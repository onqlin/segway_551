==> flow/design.v <==
module uart_tx #(
	parameter baud_rate = 19200,
	parameter clk_rate = 50_000_000,
	parameter div_num = clk_rate/baud_rate
)
(
	input 		clk,    	 
	input 		rst_n,  	 
	input 		trmt,	  	 
	input[7:0] 	tx_data,	 
	output		TX,			 
	output reg	tx_done		 
);
	typedef enum reg[1:0] {IDLE, WAITING, TRANSMIT} state_t;
	state_t [1:0] cstate, next_state;
	reg[8:0]	tx_shift_reg;
	reg[3:0]	bit_cnt;
	reg[11:0]	baud_cnt;	 
	always_ff @(posedge clk or negedge rst_n) begin
		if(~rst_n) begin
			cstate <= IDLE;
		end else begin
			cstate <= next_state;
		end
	end
	always_comb begin
			next_state = cstate;
			case (cstate)
				IDLE: begin			 
					if(trmt) begin
						next_state = WAITING;
					end
				end
				TRANSMIT: begin		 
					next_state = (bit_cnt != 9) ? WAITING : IDLE;
				end
				WAITING: begin		 
					if(baud_cnt == div_num - 2) begin
						next_state = TRANSMIT;
					end
				end
				default: begin 
					next_state = IDLE;
				end 
			endcase
	end
	always_ff @(posedge clk or negedge rst_n) begin
		if(~rst_n) begin
			tx_shift_reg <= 9'h1ff;
		end else if(trmt == 1'b1) begin 	 
			tx_shift_reg <= {tx_data, 1'b0};
		end else if(cstate == TRANSMIT) begin      			 
			tx_shift_reg <= {1'b1,tx_shift_reg[8:1]};		 
		end
	end
	always_ff @(posedge clk or negedge rst_n) begin 	 
		if(~rst_n) begin
			bit_cnt <= 4'h0;
		end else if(trmt == 1'b1) begin 				 
			bit_cnt <= 4'h0;
		end else if(cstate == TRANSMIT) begin
			bit_cnt <= bit_cnt + 1;
		end
	end
	always_ff @(posedge clk or negedge rst_n) begin
		if(~rst_n) begin
			baud_cnt <= 12'h000; 
		end else if(cstate == WAITING)begin 			
			baud_cnt <= baud_cnt + 1;
		end else begin   						 
			baud_cnt <= 12'h000;
		end
	end
	always_ff @(posedge clk or negedge rst_n) begin 
		if(~rst_n) begin
			tx_done <= 1'b0;
		end else if(trmt) begin
			tx_done <= 1'b0;
		end else if(bit_cnt == 10) begin
			tx_done <= 1'b1;
		end
	end
	assign TX = tx_shift_reg[0]; 		  
endmodule
Reports on uart_tx --
Tool output for the design above, in the order of the flow. Line numbers count from 1 in the design file above. Operators carry their Yosys type and port widths (W data, S select, Z words). Cell names lack the library's common part. A cell with -- has no value.
Set-up: top uart_tx, clock input clk, standard-cell library sky130hd, timing corner tt_025C_1v80

After elaboration --
Source: Yosys, flattened and elaborated, memories not mapped. Widths are those after wreduce. Registers that Yosys merges into a memory's read port (data or address) are not register bits. Print and check cells do not count.
Word-level totals: flip-flop bits (word level) 30, bits of input ports 11, word-level cells 31
Cells by class: $add $sub $neg 2, eq/ne operators 9, multiplexer cells 11, reduce/logical cells 4
Operator list (number):
- $mux W9 | 2
- $mux W4 | 4
- $add A12 B1 Y12 const B | 1
- $eq A12 B12 Y1 const B | 1
- $pmux W4 S3 | 1
- $mux W12 | 1
- $eq A4 B1 Y1 const B | 2
- $eq A4 B2 Y1 const B | 2
- $ne A2 B2 Y1 const B | 2
- $reduce_bool A2 Y1 | 2
- $add A4 B1 Y4 const B | 1
- $eq A4 B4 Y1 const B | 1
- $ne A4 B4 Y1 const B | 1
- $logic_not A4 Y1 | 1
- $mux W1 | 3
- $reduce_and A2 Y1 | 1

Depth --
Longest topological path by Yosys (ltp), each cell counted once; first at word level (registers and memories cut), then after technology mapping (sequential cells cut; the memories' decode and read muxes count).
Logic depth: depth after elaboration 3, ABC_AREA 0, mapped depth 4, gate-level depth less buffers 4

Mapped cells and area --
Yosys stat after the flow's synthesis: flattened, memories mapped to cells. It holds for the ABC_AREA given above (unset counts as 0); a run with the other value may have another netlist. The area totals of this step are shown rounded.
Cell types:
- dfrtp_1 | number 19, total area 475.456 um^2
- dfstp_2 | number 10, total area 262.752 um^2
- mux2i_1 | number 9, total area 90.086 um^2
- ha_1 | number 5, total area 62.56 um^2
- o21ai_0 | number 12, total area 60.058 um^2
- nor2_1 | number 14, total area 52.55 um^2
- nand2_1 | number 13, total area 48.797 um^2
- a21oi_1 | number 7, total area 35.034 um^2
- xor2_1 | number 4, total area 35.034 um^2
- inv_1 | number 7, total area 26.275 um^2
- o31ai_1 | number 3, total area 22.522 um^2
- or4_1 | number 3, total area 22.522 um^2
- nand4_4 | number 1, total area 21.27 um^2
- nand3_1 | number 4, total area 20.019 um^2
- or3_1 | number 3, total area 18.768 um^2
- xnor2_1 | number 2, total area 17.517 um^2
- clkbuf_1 | number 4, total area 15.014 um^2
- nand4_1 | number 2, total area 12.512 um^2
Not listed: further types 10, cells in them 10.
Mapped netlist: cells in the netlist 132, chip area (Yosys) 0.00138 mm^2, sequential area 0.000738 mm^2, flip-flops 29, buffer cells 5

Worst setup path after synthesis --
Source: OpenSTA report_checks on the synthesized netlist (no wires, ideal clock, input and output delay 20% of the period each), path of least setup slack; recovery checks are left aside. Register names are those of the netlist, which keeps one name where synthesis merged equal registers.
Timing path post-synthesis: kind reg-to-reg, from register baud_cnt[0], to register baud_cnt[8], period 1520 ps, launch time at the first pin 0 ps, arrival 1282 ps, data required time 1442 ps, setup slack 160 ps, path delay 1360 ps, stages 5, synthesis period reached 1360 ps
"path delay" = arrival - input delay + setup time. "stages" counts driving pins, that of a launching flip-flop among them; a cell with two outputs on the path counts twice. "synthesis period reached" = period - worst setup slack (recovery checks aside). The figure is calculated, with input and output delays left at 20% of the set period. Between the ends stands the longest chain of elaborated cells between them, by number of cells; it is not shown to be the way that was timed. Of several equally long chains one is given. A line is the first line of the expression or statement that the cell stems from. Yosys adds cells for indexed reads and writes and turns some case tables into memories. At most two assigning lines are given for a register; there are more.
On the way, post-synthesis: cell sequence dfrtp_1 ha_1 nand2_1 or4_1 a21oi_1, cells in the longest elaborated chain 2
Ends and longest elaborated chain, post-synthesis:
- from (decl) | line 18 | reg[11:0] baud_cnt;
- from (assign) | line 67 | baud_cnt <= 12'h000;
- from (assign) | line 69 | baud_cnt <= baud_cnt + 1;
- $add A12 B1 Y12 | line 69
- $mux W12 | line 68 | end else if(cstate == WAITING)begin
- to (assign) | line 67
- to (assign) | line 69
- to (decl) | line 18

Timing after layout --
From the final timing report of flow run B: the path of least setup slack in the routed layout; clock arrival at registers is part of the times. The report prints the path's times to 10 ps; the period is as set.
Timing path post-layout: kind reg-to-reg, from register baud_cnt[4], to register baud_cnt[9], period 1560 ps, launch time at the first pin 290 ps, arrival 1620 ps, data required time 1770 ps, setup slack 150 ps, stages 4
Between the ends stands the longest chain of elaborated cells between them, by number of cells; it is not shown to be the way that was timed. Of several equally long chains one is given. At most two assigning lines are given for a register; there are more.
On the way, post-layout: cell sequence dfrtp_2 nand4_4 or4_4 a21oi_2, cells in the longest elaborated chain 2
Ends and longest elaborated chain, post-layout:
- from (decl) | line 18 | reg[11:0] baud_cnt;
- from (assign) | line 67 | baud_cnt <= 12'h000;
- from (assign) | line 69 | baud_cnt <= baud_cnt + 1;
- $add A12 B1 Y12 | line 69
- $mux W12 | line 68 | end else if(cstate == WAITING)begin
- to (assign) | line 67
- to (assign) | line 69
- to (decl) | line 18

Stored flow runs of uart_tx (2 of them; Yosys, OpenROAD, sky130hd). They differ in their settings and are not a sequence. Constraints: input delay and output delay 20% of the set period each, output load 0.01 pF.
"period reached" is the run's clock period less its worst setup slack. It is reckoned from that one timing run; input and output delays stay at 20% of the period that was set.
"worst setup path time" means the part of the period allowed to the worst setup path (the constraints hold back 20% at inputs and 20% at outputs) less its slack; where the path has registers, the arrival times of their clocks count too.
"power consumption": no workload was simulated; the value follows from the tool's default switching activity.
"worst setup path time" is known to 10 ps.
The measured numbers are rounded.

[flow run A] flow files
==> flow/run.sh <==
#!/bin/bash
# the make line also repeats the synthesis and layout settings of config.mk as NAME=value (left out here)
make -C /OpenROAD-flow-scripts/flow DESIGN_CONFIG=/design/flow/config.mk WORK_HOME=/design/flow/orfs CLKGATE_MAP_FILE= finish
==> flow/config.mk <==
export PLATFORM = sky130hd
export DESIGN_NAME = uart_tx
export DESIGN_NICKNAME = uart_tx
export VERILOG_FILES = /design/flow/design.v
export SDC_FILE = /design/flow/constraint.sdc
export NUM_CORES = 4
export LEC_CHECK = 0
export CAP_MARGIN = 20
export CELL_PAD_IN_SITES_DETAIL_PLACEMENT = 1
export CELL_PAD_IN_SITES_GLOBAL_PLACEMENT = 1
export CORE_MARGIN = 2
export CORE_UTILIZATION = 63
export PLACE_DENSITY_LB_ADDON = 0.24
export SLEW_MARGIN = 20
export TNS_END_PERCENT = 60
==> flow/constraint.sdc <==
create_clock -name core_clock -period 0.911 [get_ports {clk}]
set_input_delay 0.1822 -clock core_clock [delete_from_list [all_inputs] [get_ports {clk}]]
set_output_delay 0.1822 -clock core_clock [all_outputs]
set_load 0.01 [all_outputs]

[flow run A] result: stopped before the end: placement reported FLW-0024

[flow run B] flow files
==> flow/run.sh <==
#!/bin/bash
# the make line also repeats the synthesis and layout settings of config.mk as NAME=value (left out here)
make -C /OpenROAD-flow-scripts/flow DESIGN_CONFIG=/design/flow/config.mk WORK_HOME=/design/flow/orfs CLKGATE_MAP_FILE= finish
==> flow/config.mk <==
export PLATFORM = sky130hd
export DESIGN_NAME = uart_tx
export DESIGN_NICKNAME = uart_tx
export VERILOG_FILES = /design/flow/design.v
export SDC_FILE = /design/flow/constraint.sdc
export NUM_CORES = 4
export LEC_CHECK = 0
export ABC_AREA = 0
export CAP_MARGIN = 20
export CELL_PAD_IN_SITES_DETAIL_PLACEMENT = 1
export CORE_ASPECT_RATIO = 0.57
export CORE_MARGIN = 2
export CORE_UTILIZATION = 45
export CTS_CLUSTER_DIAMETER = 180
export CTS_CLUSTER_SIZE = 68
export GPL_ROUTABILITY_DRIVEN = 0
export MAX_ROUTING_LAYER = met5
export SETUP_SLACK_MARGIN = 0.19
export SLEW_MARGIN = 35
export TNS_END_PERCENT = 60
==> flow/constraint.sdc <==
create_clock -name core_clock -period 1.56 [get_ports {clk}]
set_input_delay 0.3120 -clock core_clock [delete_from_list [all_inputs] [get_ports {clk}]]
set_output_delay 0.3120 -clock core_clock [all_outputs]
set_load 0.01 [all_outputs]

[flow run B] result: std-cell area (final layout) 0.00183 mm^2; final setup TNS 0 ps; power consumption 1870 uW; worst setup slack after layout 154 ps; area inside the die boundary 0.00354 mm^2; post-layout utilization 0.618; worst setup path time 1410 ps; class of the worst setup path reg-to-reg; post-synthesis cell area 0.00138 mm^2; period reached 1406 ps
